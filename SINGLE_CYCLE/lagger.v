==> flow/design.v <==
`timescale 1ns / 1ps
module lagger (
    input [31:0] in,
    output reg [31:0] out,
    input clk
);
    reg switch;
    initial begin
        switch = 0;
    end
    always @(posedge clk) begin
        if (switch == 0) begin
            switch = 1;
            out = 0;
        end 
        else begin
                out = in;
        end
    end
endmodule
# Step by step through the tools: lagger
# What the tools print for lagger, step after step.
# Line numbers count from 1 in the design file above.
# Operators carry their Yosys type and port widths (W data, S select, Z words).
# Cell names lack the library's common part.
# Not given: --
dict set report inputs {
  design {lagger}
  clk_port {clk}
  cell_library {sky130hd}
  pvt_corner {tt_025C_1v80}
}

# Word level
# Yosys after proc, flatten, opt, wreduce and memory -nomap, before mapping. Enables and synchronous resets that opt folds into registers are not counted as muxes. Memory bits, and registers merged into a memory's read port (data or address), are not among the register bits. Print and check cells are not counted. Equal cells are merged and count once.
dict set report bits {
  register_bits 33
  latchBits 0
  ram_bits 0
  rom_bits 0
  clocked_rd_ports_x_width 0
  mem_count 0
}
dict set report op_classes {
  n_addsub 0
  multipliers 0
  div_mod_pow 0
  compare 0
  equal 0
  shift 0
  mux 0
  bitwise 0
  reduce_and_logical 0
}

# Depth
# Depth = most cells in a row (Yosys ltp): at word level without a register or memory, in the mapped netlist without a sequential cell, where the memories' decode and read muxes count.
dict set report depth {
  depth_word 0
  abc_area 1
  mapped_depth 3
  mapped_depth_nobuf 2
}

# Synthesis result
# The flow's flattened synthesis, as Yosys stat reports it; memories are mapped. The netlist is that of the ABC_AREA named above (0 if unset); the other value can give another one.
# The area totals of this step are shown rounded.
dict set report synth_totals {
  cell_count 101
  synth_area_mm2 0.000938
  seq_area_mm2 0.000661
  flip_flops 33
  n_buf 3
}
# cell count
set by_type {}
lappend by_type {dfxtp_1 33}
lappend by_type {inv_1 32}
lappend by_type {nand2_1 32}
lappend by_type {buf_6 3}
lappend by_type {conb_1 1}

# Worst setup path after synthesis
# Source: OpenSTA report_checks on the synthesized netlist (no wires, ideal clock, input and output delay 20% of the period each), path of least setup slack; recovery checks are left aside. Register names are those of the netlist, which keeps one name where synthesis merged equal registers.
dict set report synth_path {
  kind {register to register}
  start {reg switch}
  end {reg out[0]}
  period_ns 0.826
  setup_time_ns 0.056
  launch_ns 0.000
  arrival_ns 0.624
  required_ns 0.770
  setup_slack_ns 0.146
  delay_ns 0.680
  driving_pins 4
  path_buffers 1
  synth_period_reached_ns 0.68
}
# "delay_ns" is the arrival time less input delay plus setup time.
# "driving_pins" counts driving pins, that of a launching flip-flop among them; a cell with two outputs on the path counts twice.
# "synth_period_reached_ns" is the clock period less the worst setup slack; recovery checks do not enter. This is arithmetic on one report: input and output delays are still those of the set period (20% each).
dict set report synth_between {
  cell_sequence {dfxtp_1 buf_6 nand2_1 inv_1}
  elab_chain_cells 0
}
# element line
set synth_lines {}
lappend synth_lines {{start, declared} 7} ;# reg switch;
lappend synth_lines {{start, assigned} 13} ;# switch = 1;
lappend synth_lines {{end, assigned} 14} ;# out = 0;
lappend synth_lines {{end, assigned} 17} ;# out = in;
lappend synth_lines {{end, declared} 4} ;# output reg [31:0] out,

# Worst path after layout
# From the final timing report of run A: the path of least setup slack in the routed layout; clock arrival at registers is part of the times.
dict set report layout_path {
  kind {register to output}
  start {reg out[29]}
  end {out out[29]}
  period_ns 0.504
  out_delay_ns 0.10
  launch_ns 0.27
  arrival_ns 0.71
  required_ns 0.40
  setup_slack_ns -0.30
  driving_pins 2
  path_buffers 1
}
dict set report layout_between {
  cell_sequence {dfxtp_1 buf_2}
  elab_chain_cells 0
}
# element line
set layout_lines {}
lappend layout_lines {{start, declared} 4} ;# output reg [31:0] out,
lappend layout_lines {{start, assigned} 14} ;# out = 0;
lappend layout_lines {{start, assigned} 17} ;# out = in;
lappend layout_lines {{end, declared} 4}

Stored flow runs of lagger (2 of them; Yosys, OpenROAD, sky130hd). They differ in their settings and are not a sequence. Constraints: input delay and output delay 20% of the set period each, output load 0.01 pF.
"period_less_ws_ns": clock period set for the run, less the worst setup slack. It is reckoned from that one timing run; input and output delays stay at 20% of the period that was set.
"critical_path_time_ns" = time allowed to the worst setup path (clock period - input delay - output delay, where it has them) - its slack; a late launch clock adds to it, a late capture clock takes from it.
"power_uw" rests on the timing tool's default activity at the inputs, not on a simulated workload.
Results are given in rounded form.

# run A
==> flow/run.sh <==
#!/bin/bash
# the make line also repeats the synthesis and layout settings of config.mk as NAME=value (left out here)
make -C /OpenROAD-flow-scripts/flow DESIGN_CONFIG=/design/flow/config.mk WORK_HOME=/design/flow/orfs CLKGATE_MAP_FILE= finish
==> flow/config.mk <==
export PLATFORM = sky130hd
export DESIGN_NAME = lagger
export DESIGN_NICKNAME = lagger
export VERILOG_FILES = /design/flow/design.v
export SDC_FILE = /design/flow/constraint.sdc
export NUM_CORES = 4
export LEC_CHECK = 0
export ABC_AREA = 1
export CAP_MARGIN = 15
export CELL_PAD_IN_SITES_GLOBAL_PLACEMENT = 1
export CORE_ASPECT_RATIO = 0.66
export CORE_MARGIN = 2
export CORE_UTILIZATION = 35
export CTS_CLUSTER_DIAMETER = 206
export GPL_TIMING_DRIVEN = 1
export PLACE_DENSITY_LB_ADDON = 0.18
export SETUP_SLACK_MARGIN = -0.02
export SLEW_MARGIN = 20
==> flow/constraint.sdc <==
create_clock -name core_clock -period 0.504 [get_ports {clk}]
set_input_delay 0.1008 -clock core_clock [delete_from_list [all_inputs] [get_ports {clk}]]
set_output_delay 0.1008 -clock core_clock [all_outputs]
set_load 0.01 [all_outputs]

==> run A: results <==
synth_area_mm2=0.000938
design.die.area_mm2=0.00312
finish.utilization_pct=72.4
worstSetupSlack_ns=-0.302
ws_hold_ns=0.364
power_uw=5540
period_less_ws_ns=0.806
critical_path_time_ns=0.71
critical_path_type="register to output"

# run B
==> flow/run.sh <==
#!/bin/bash
# the make line also repeats the synthesis and layout settings of config.mk as NAME=value (left out here)
make -C /OpenROAD-flow-scripts/flow DESIGN_CONFIG=/design/flow/config.mk WORK_HOME=/design/flow/orfs CLKGATE_MAP_FILE= finish
==> flow/config.mk <==
export PLATFORM = sky130hd
export DESIGN_NAME = lagger
export DESIGN_NICKNAME = lagger
export VERILOG_FILES = /design/flow/design.v
export SDC_FILE = /design/flow/constraint.sdc
export NUM_CORES = 4
export LEC_CHECK = 0
export CAP_MARGIN = 30
export CELL_PAD_IN_SITES_DETAIL_PLACEMENT = 1
export CORE_MARGIN = 2
export CORE_UTILIZATION = 43
export CTS_CLUSTER_SIZE = 86
export MIN_ROUTING_LAYER = met1
export SLEW_MARGIN = 35
export TNS_END_PERCENT = 90
==> flow/constraint.sdc <==
create_clock -name core_clock -period 0.564 [get_ports {clk}]
set_input_delay 0.1128 -clock core_clock [delete_from_list [all_inputs] [get_ports {clk}]]
set_output_delay 0.1128 -clock core_clock [all_outputs]
set_load 0.01 [all_outputs]

==> run B: results <==
outcome="not finished: placement ended with error DPL-0033"
